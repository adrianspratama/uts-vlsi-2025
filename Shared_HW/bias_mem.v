==> flow/design.v <==
module bias_mem (En_b_mem, Addr_mem_b, Res, Clock,
                 b_l1_1, b_l1_2, b_l1_3, b_l1_4,
                 b_l2_1, b_l2_2,
                 b_l3_1,
                 b_l4_1,
                 b_l5_1,
                 b_l6_1, b_l6_2,
                 b_l7_1, b_l7_2, b_l7_3, b_l7_4,
                 b_l8_1, b_l8_2, b_l8_3, b_l8_4,
                 mem_out);
input En_b_mem, Res, Clock;
input [4:0] Addr_mem_b;
input [31:0] b_l1_1, b_l1_2, b_l1_3, b_l1_4,
             b_l2_1, b_l2_2,
             b_l3_1,
             b_l4_1,
             b_l5_1,
             b_l6_1, b_l6_2,
             b_l7_1, b_l7_2, b_l7_3, b_l7_4,
             b_l8_1, b_l8_2, b_l8_3, b_l8_4;
output [31:0] mem_out;
wire En_b_mem, Res, Clock;
wire [4:0] Addr_mem_b;
wire signed [31:0] b_l1_1, b_l1_2, b_l1_3, b_l1_4,
                   b_l2_1, b_l2_2,
                   b_l3_1,
                   b_l4_1,
                   b_l5_1,
                   b_l6_1, b_l6_2,
                   b_l7_1, b_l7_2, b_l7_3, b_l7_4,
                   b_l8_1, b_l8_2, b_l8_3, b_l8_4;
wire [31:0] mem_out;
reg [31:0] mem_block [0:18];
integer i;
always @(posedge Clock) begin
    if(!Res) begin
      for (i=0; i<19; i=i+1) begin  
        mem_block[i] <= 32'd0;
      end
    end
    else begin
      if (En_b_mem) begin  
        mem_block[0] <= b_l1_1;  
        mem_block[1] <= b_l1_2;
        mem_block[2] <= b_l1_3;
        mem_block[3] <= b_l1_4;
        mem_block[4] <= b_l2_1;  
        mem_block[5] <= b_l2_2;
        mem_block[6] <= b_l3_1;  
        mem_block[7] <= b_l4_1;  
        mem_block[8] <= b_l5_1;  
        mem_block[9] <= b_l6_1;  
        mem_block[10] <= b_l6_2; 
        mem_block[11] <= b_l7_1;  
        mem_block[12] <= b_l7_2;
        mem_block[13] <= b_l7_3;
        mem_block[14] <= b_l7_4;
        mem_block[15] <= b_l8_1;  
        mem_block[16] <= b_l8_2;
        mem_block[17] <= b_l8_3;
        mem_block[18] <= b_l8_4;
      end
      else begin
        mem_block[0] <= mem_block[0];  
        mem_block[1] <= mem_block[1];
        mem_block[2] <= mem_block[2];
        mem_block[3] <= mem_block[3];
        mem_block[4] <= mem_block[4];  
        mem_block[5] <= mem_block[5];
        mem_block[6] <= mem_block[6];  
        mem_block[7] <= mem_block[7];  
        mem_block[8] <= mem_block[8];  
        mem_block[9] <= mem_block[9];  
        mem_block[10] <= mem_block[10]; 
        mem_block[11] <= mem_block[11];  
        mem_block[12] <= mem_block[12];
        mem_block[13] <= mem_block[13];
        mem_block[14] <= mem_block[14];
        mem_block[15] <= mem_block[15];  
        mem_block[16] <= mem_block[16];
        mem_block[17] <= mem_block[17];
        mem_block[18] <= mem_block[18];
      end
    end
end
assign mem_out = mem_block[Addr_mem_b];
endmodule
=== Tool chain data of bias_mem ===
The steps from the RTL of bias_mem to its reports follow in flow order.
Line numbers count from 1 in the design file above.
Cell names lack the library's common part.
Not given: n/a

* Design top: bias_mem
* Clock port: Clock
* Standard-cell library: sky130hd
* Corner: tt_025C_1v80

=== After elaboration ===
Yosys after proc, flatten, opt, wreduce and memory -nomap, before mapping. Enables and synchronous resets that opt folds into registers are not counted as muxes. Print and check cells are not counted. Equal cells are merged and count once.

* Flip-flop bits (word level): 608
* Latch bits: 0
* Bits in writable memories: 0
* ROM bits: 0
* Clocked read ports x word width: 0
* Memories: 0
* Input port bits: 616
* Output and inout bits: 32

* Add/subtract/negate cells: 0
* Multiply operators: 0
* Divide/modulo/power cells: 0
* Order comparisons: 0
* Equality and inequality tests: 18
* Shift-type cells: 0
* Muxes and demuxes: 1
* Bitwise logic cells: 0
* Reduce/logical cells: 1

{| class="wikitable"
|+ Operators with widths
! kind !! number
|-
| 32-bit case mux with 19-bit select || 1
|-
| 5-bit by 4-bit == test with 1-bit output (second input constant) || 8
|-
| 5-bit by 3-bit == test with 1-bit output (second input constant) || 4
|-
| 5-bit == test (second input constant) || 3
|-
| 5-bit by 2-bit == test with 1-bit output (second input constant) || 2
|-
| 5-bit by 1-bit == test with 1-bit output (second input constant) || 1
|-
| 5-bit logical NOT || 1
|}

=== Logic depth ===
Yosys ltp: most cells in a row. Word level: on the elaborated netlist, between registers, memories and ports. Mapped: between sequential cells and ports; inverters and the memories' decode and read muxes count.

* Word-level depth: 2
* ABC_AREA: 0
* Gate-level depth with buffers: 9
* Gate-level depth less buffers: 5

=== Synthesis result ===
Source: synth_stat.txt of the flow (Yosys; design flattened, memories mapped). It holds for the ABC_AREA given above (unset counts as 0); a run with the other value may have another netlist.
Totals and module areas in this step are rounded.

* Cell count: 2679
* Synthesis area: 27600 um2
* Flip-flops: 608
* Buffers: 217

{| class="wikitable"
|+ Cell types
! type !! number !! area in all (um2)
|-
| dfxtp_1 || 608 || 1.22E+04
|-
| mux2i_1 || 651 || 6516.25
|-
| nor2b_1 || 618 || 3.87E+03
|-
| a22oi_1 || 112 || 840.806
|-
| clkbuf_1 || 116 || 435.418
|-
| buf_2 || 63 || 315.302
|-
| a22o_1 || 30 || 262.752
|-
| a21oi_1 || 51 || 255.245
|-
| nand2_1 || 48 || 180.173
|-
| o32a_1 || 17 || 170.163
|-
| nand4_1 || 25 || 156.4
|-
| nand3_1 || 28 || 140.134
|-
| buf_6 || 11 || 123.869
|-
| a221oi_1 || 14 || 122.618
|-
| buf_4 || 16 || 120.115
|-
| mux2_2 || 10 || 112.608
|-
| nor2_1 || 30 || 112.608
|-
| o21ai_0 || 18 || 90.086
|}

Other cell types: 60; their cells: 213.

=== Timing after synthesis ===
Source: OpenSTA report_checks on the synthesized netlist (no wires, ideal clock, input and output delay 20% of the period each), path of least setup slack; recovery checks are left aside. Register names are those of the netlist, which keeps one name where synthesis merged equal registers.

* Path kind: input to output
* Start point: input port Addr_mem_b[3]
* End point: output port mem_out[29]
* Period: 2.32 ns
* External input delay: 0.464 ns
* External output delay: 0.464 ns
* Launch time at the first pin: 0.464 ns
* Arrival time: 1.899 ns
* Data required time: 1.856 ns
* Setup slack: -0.043 ns
* Delay of the path: 1.435 ns
* Stages on the path: 8
* Buffers on the path: 4
* Synthesis period reached: 2.363 ns

"delay of the path" is the arrival time less input delay plus setup time.
At an output port there is no setup time.
"stages on the path" counts driving pins, that of a launching flip-flop among them; a cell with two outputs on the path counts twice.
"synthesis period reached" is the clock period less the worst setup slack; recovery checks do not enter. This is arithmetic on one report: input and output delays are still those of the set period (20% each).
The rows between start and end are the longest chain of elaborated cells between them; the timing report does not say that the signal goes this way. Where chains are equally long, one stands for them.
Each line given opens the expression or statement behind the cell; cells for indexed reads and writes are added by Yosys, which also makes memories of some case tables.

* Cell sequence: buf_6 -> or2_1 -> buf_4 -> buf_4 -> nor2_4 -> buf_2 -> a221oi_1 -> a41oi_1
* Cells in the longest elaborated chain: 2

{| class="wikitable"
|+ RTL lines, path post-synthesis
! element !! RTL line !! source
|-
| from (decl) || 12 || <nowiki>input [4:0] Addr_mem_b;</nowiki>
|-
| 5-bit == test || 86 || <nowiki>assign mem_out = mem_block[Addr_mem_b];</nowiki>
|-
| 32-bit case mux with 19-bit select || 86 ||
|-
| to (decl) || 21 || <nowiki>output [31:0] mem_out;</nowiki>
|}

=== Path in the finished layout ===
Path of least setup slack in the final report of run 2 (OpenROAD, finished layout, wires in). Where an end is a register, its clock arrival counts in the times.

* Path kind: input to output
* Start point: input port Addr_mem_b[0]
* End point: output port mem_out[6]
* Period: 2.91 ns
* External input delay: 0.58 ns
* External output delay: 0.58 ns
* Launch time at the first pin: 0.58 ns
* Arrival time: 2.40 ns
* Data required time: 2.33 ns
* Setup slack: -0.08 ns
* Stages on the path: 10
* Buffers on the path: 5

The rows between start and end are the longest chain of elaborated cells between them; the timing report does not say that the signal goes this way. Where chains are equally long, one stands for them.

* Cell sequence: buf_16 -> or3b_4 -> nor2_4 -> buf_6 -> buf_12 -> buf_12 -> a221oi_2 -> nand3_1 -> o32a_1 -> buf_2
* Cells in the longest elaborated chain: 2

{| class="wikitable"
|+ RTL lines, path after layout
! element !! RTL line !! source
|-
| from (decl) || 12 || <nowiki>input [4:0] Addr_mem_b;</nowiki>
|-
| 5-bit == test || 86 || <nowiki>assign mem_out = mem_block[Addr_mem_b];</nowiki>
|-
| 32-bit case mux with 19-bit select || 86 ||
|-
| to (decl) || 21 || <nowiki>output [31:0] mem_out;</nowiki>
|}

Data sheet: physical implementation of bias_mem

Stored flow runs of bias_mem (2 of them; Yosys, OpenROAD, sky130hd). They differ in their settings and are not a sequence. Constraints: input delay and output delay 20% of the set period each, output load 0.01 pF.
By "achieved clock period" is meant the clock period of the run minus its worst setup slack. This is arithmetic on one report: input and output delays are still those of the set period (20% each).
"worst setup path time" means the part of the period allowed to the worst setup path (the constraints hold back 20% at inputs and 20% at outputs) less its slack; where the path has registers, the arrival times of their clocks count too.
The measured numbers are rounded.

Run 1
==> flow/run.sh <==
#!/bin/bash
# the make line also repeats the synthesis and layout settings of config.mk as NAME=value (left out here)
make -C /OpenROAD-flow-scripts/flow DESIGN_CONFIG=/design/flow/config.mk WORK_HOME=/design/flow/orfs CLKGATE_MAP_FILE= finish
==> flow/config.mk <==
export PLATFORM = sky130hd
export DESIGN_NAME = bias_mem
export DESIGN_NICKNAME = bias_mem
export VERILOG_FILES = /design/flow/design.v
export SDC_FILE = /design/flow/constraint.sdc
export NUM_CORES = 4
export LEC_CHECK = 0
export CAP_MARGIN = 20
export CELL_PAD_IN_SITES_GLOBAL_PLACEMENT = 2
export CORE_MARGIN = 9
export CORE_UTILIZATION = 60
export CTS_CLUSTER_DIAMETER = 210
export CTS_CLUSTER_SIZE = 79
export GPL_TIMING_DRIVEN = 0
export MAX_ROUTING_LAYER = met4
export PLACE_DENSITY_LB_ADDON = 0.12
export SLEW_MARGIN = 20
==> flow/constraint.sdc <==
create_clock -name core_clock -period 2.15 [get_ports {Clock}]
set_input_delay 0.4300 -clock core_clock [delete_from_list [all_inputs] [get_ports {Clock}]]
set_output_delay 0.4300 -clock core_clock [all_outputs]
set_load 0.01 [all_outputs]

==> results of run 1 <==
did not finish, placement stopped with FLW-0024

Run 2
==> flow/run.sh <==
#!/bin/bash
# the make line also repeats the synthesis and layout settings of config.mk as NAME=value (left out here)
make -C /OpenROAD-flow-scripts/flow DESIGN_CONFIG=/design/flow/config.mk WORK_HOME=/design/flow/orfs CLKGATE_MAP_FILE= finish
==> flow/config.mk <==
export PLATFORM = sky130hd
export DESIGN_NAME = bias_mem
export DESIGN_NICKNAME = bias_mem
export VERILOG_FILES = /design/flow/design.v
export SDC_FILE = /design/flow/constraint.sdc
export NUM_CORES = 4
export LEC_CHECK = 0
export CAP_MARGIN = 20
export CORE_MARGIN = 2
export CORE_UTILIZATION = 40
export SLEW_MARGIN = 20
==> flow/constraint.sdc <==
create_clock -name core_clock -period 2.91 [get_ports {Clock}]
set_input_delay 0.5820 -clock core_clock [delete_from_list [all_inputs] [get_ports {Clock}]]
set_output_delay 0.5820 -clock core_clock [all_outputs]
set_load 0.01 [all_outputs]

==> results of run 2 <==
chip area after synthesis (Yosys): 27600 um2
die area: 71200 um2
standard-cell area of the final layout: 41000 um2
worst setup slack after layout: -0.077 ns
total negative slack: -0.422 ns
achieved clock period: 2.987 ns
worst setup path time: 1.82 ns
worst setup path kind: input to output
