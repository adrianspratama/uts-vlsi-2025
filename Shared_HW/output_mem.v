==> flow/design.v <==
module output_mem (En_out_mem, Addr_mem_o, Res, Clock,
                   in_data, out_data);
input En_out_mem, Res, Clock;
input [2:0] Addr_mem_o;
input [31:0] in_data;
output [127:0] out_data;
wire En_out_mem, Res, Clock;
wire [2:0] Addr_mem_o;
wire [31:0] in_data;
wire [127:0] out_data;
reg [31:0] mem_block [0:3];
integer i;
always @(posedge Clock) begin
    if(!Res) begin
      for (i=0; i<4; i=i+1) begin
        mem_block[i] <= 32'd0;
      end
    end
    else begin
      if (En_out_mem) begin
        mem_block[Addr_mem_o] <= in_data;
      end
      else begin
        mem_block[Addr_mem_o] <= mem_block[Addr_mem_o];
      end
    end
end
wire [127:0] mem_out;
assign mem_out = {mem_block[0], mem_block[1], mem_block[2], mem_block[3]};
assign out_data = mem_out;
endmodule
---- Tool chain data of output_mem ----
Tool output for the design above, in the order of the flow.
Lines are those of the file above, counted from 1.
Cell names lack the library's common part.
The mark - stands for no value.
set-up
  design top .............................. output_mem
  clock input ............................. Clock
  cell library ............................ sky130hd
  library corner .......................... tt_025C_1v80

---- Word-level counts ----
Source: Yosys, flattened and elaborated, memories not mapped. Widths are those after wreduce; folded enables and synchronous resets count as part of the registers. Registers that Yosys merges into a memory's read port (data or address) are not register bits. Print and check cells do not count. Equal cells are merged and count once.
Yosys's memory passes give these memory sizes; they may raise the number of words (mostly to a power of two), join words into wider ones and drop unused or constant bits.
cells by class
  eq/ne operators ......................... 1
  muxes and demuxes ....................... 13
  div/mod/pow operators ................... 0
  multiply operators ...................... 0
  bitwise logic cells ..................... 1
  order comparisons ....................... 0
  add/subtract/negate cells ............... 0
  reductions and logical operators ........ 2
  shifts and indexed selects .............. 0
operators by type and width
  cell                                           count
  32-bit 2-to-1 mux                              6
  32-bit OR reduction                            1
  1-bit 2-to-1 mux                               6
  2-bit inequality test (second input constant)  1
  2-bit AND reduction                            1
  2-bit 2-to-1 mux                               1
  1-bit bitwise OR                               1
storage and ports
  word-level cells ........................ 18
  memories ................................ 1
  flip-flop bits (word level) ............. 0
  bits in read-only memories .............. 0
  input bits .............................. 38
  memory bits (writable) .................. 128
  bits in latches ......................... 0
memories
  memory     depth  width  RTL line  RTL
  mem_block  4      32     11        reg [31:0] mem_block [0:3];

---- Longest topological paths ----
Yosys ltp: most cells in a row. Word level: on the elaborated netlist, between registers, memories and ports. Mapped: between sequential cells and ports; inverters and the memories' decode and read muxes count.
depth
  depth in word-level cells ............... 6
  ABC_AREA ................................ 0
  depth in mapped cells ................... 5

---- Synthesis result ----
Source: synth_stat.txt of the flow (Yosys; design flattened, memories mapped). It holds for the ABC_AREA given above (unset counts as 0); a run with the other value may have another netlist.
Totals and module areas in this step are rounded.
synthesis totals
  buffer cells ............................ 19
  chip area (Yosys) ....................... 0.00486 mm^2
  sequential part of the area ............. 0.00384 mm^2
  cell count .............................. 289
  flip-flops .............................. 128
cells by type
  cell      count  area in all (um^2)
  edfxtp_1  128    3.84E+03
  and2_1    85     531.76
  and3_1    29     181.424
  buf_6     7      78.826
  clkbuf_1  6      22.522
  nor2_1    6      22.522
  and4b_1   2      20.019
  nand3_1   4      20.019
  and2_2    2      15.014
  buf_8     1      15.014
  clkbuf_2  3      15.014
  inv_1     4      15.014
  nor3_1    3      15.014
  and4bb_1  1      12.512
  o21ai_0   2      10.01
  buf_4     1      7.507
  o31ai_1   1      7.507
  or2b_1    1      7.507
Not listed: further types 3, cells in them 3.

---- Timing after synthesis ----
OpenSTA on the mapped netlist: ideal clock, no wires. The path of least setup slack (recovery checks aside). Input and output delay are each 20% of the period. Register names are those of the netlist, which keeps one name where synthesis merged equal registers.
path post-synthesis
  kind .................................... input-to-reg
  from .................................... input port Addr_mem_o[0]
  to ...................................... memory mem_block[2][0]
  path delay .............................. 3,134 ps
  setup slack ............................. 123 ps
  path buffers ............................ 1
  stages on the path ...................... 3
  clock period ............................ 4,070 ps
  arrival ................................. 3,482 ps
  library setup time ...................... 466 ps
  required time ........................... 3,604 ps
  synthesis period reached ................ 3,947 ps
"path delay" is the arrival time less input delay plus setup time.
"stages on the path" counts driving pins, that of a launching flip-flop among them; a cell with two outputs on the path counts twice.
"synthesis period reached" is the clock period less the worst setup slack; recovery checks do not enter. This is arithmetic on one report: input and output delays are still those of the set period (20% each).
Between the ends stands the longest chain of elaborated cells between them, by number of cells; it is not shown to be the way that was timed. Of several equally long chains one is given.
Each line given opens the expression or statement behind the cell; cells for indexed reads and writes are added by Yosys, which also makes memories of some case tables.
between the ends, post-synthesis
  path through ............................ buf_6 or2b_1 o21ai_0
  cells in the longest elaborated chain ... 1
  elaborated cells on any way between the ends .. 1
  classes of those cells .................. 1 x mux
RTL lines, path post-synthesis
  what                RTL line  RTL
  start: declaration  4         input [2:0] Addr_mem_o;
  2-bit 2-to-1 mux    -
  end: declaration    11        reg [31:0] mem_block [0:3];

---- Timing after layout ----
From the final timing report of run B: the path of least setup slack in the routed layout; clock arrival at registers is part of the times.
The report prints the path's times to 10 ps; the period is as set.
path post-layout
  kind .................................... input-to-reg
  from .................................... input port En_out_mem
  to ...................................... memory mem_block[3][20]
  stages on the path ...................... 5
  clock period ............................ 3,440 ps
  library setup time ...................... 290 ps
  arrival ................................. 2,580 ps
  required time ........................... 3,560 ps
  path buffers ............................ 3
  setup slack ............................. 980 ps
Between the ends stands the longest chain of elaborated cells between them, by number of cells; it is not shown to be the way that was timed. Of several equally long chains one is given.
The path ends at the enable pin of a flip-flop; only ways to that pin are counted.
between the ends, post-layout
  path through ............................ clkdlybuf4s50_1 buf_4 nand3_1 nand2_2 buf_4
  cells in the longest elaborated chain ... 6
  elaborated cells on any way between the ends .. 10
  classes of those cells .................. 1 x eq/ne; 6 x mux; 1 x logic; 2 x reduce/logical
RTL lines, path post-layout
  what                 RTL line  RTL
  start: declaration   3         input En_out_mem, Res, Clock;
  1-bit 2-to-1 mux     20        if (En_out_mem) begin
  1-bit 2-to-1 mux     14        if(!Res) begin
  2-bit AND reduction  -
  1-bit bitwise OR     -
  32-bit OR reduction  -
  2-bit 2-to-1 mux     -
  end: declaration     11        reg [31:0] mem_block [0:3];

Flow measurements of output_mem on sky130hd: 2 stored runs with different settings, listed in no order. Input and output delays are each 20% of the period that was set; the output load is 0.01 pF.
"period reached" = clock period - worst setup slack. The figure is calculated, with input and output delays left at 20% of the set period.
"time on the worst setup path" is the time allowed to the run's worst setup path (the clock period less input and output delay, where it has them) less its slack. Clock arrival times count: a late capture clock shortens it, a late launch clock lengthens it.
By "total power of the final layout" is meant OpenSTA's value without simulated activity: inputs other than the clock are taken to toggle once in ten clock periods, and the tool carries that through the logic.
"time on the worst setup path" is given in steps of 10 ps.
The results are shown rounded.

---- run A ----
settings
  period_ns = 4.29
  CORE_UTILIZATION = 70
  PLACE_DENSITY = 0.69
  ABC_AREA = 1
  CTS_CLUSTER_SIZE = 42
  CTS_CLUSTER_DIAMETER = 100
  CAP_MARGIN = 30
  CORE_MARGIN = 2
  SLEW_MARGIN = 20
results
  did not finish, clock tree synthesis stopped with DPL-0038

---- run B ----
settings
  period_ns = 3.44
  CAP_MARGIN = 20
  CORE_MARGIN = 2
  CORE_UTILIZATION = 40
  SLEW_MARGIN = 20
results
  worst slack on setup checks ............. 978 ps
  standard-cell area of the final layout .. 0.0073 mm^2
  netlist area reported by Yosys .......... 0.00486 mm^2
  final design utilization ................ 61.3 %
  summed negative setup slack ............. 0 ps
  area of the die ......................... 0.013 mm^2
  final worst hold slack .................. 923 ps
  period reached .......................... 2,462 ps
  time on the worst setup path ............ 1,770 ps
  worst setup path type ................... input-to-reg
  total power of the final layout ......... 4.28 mW
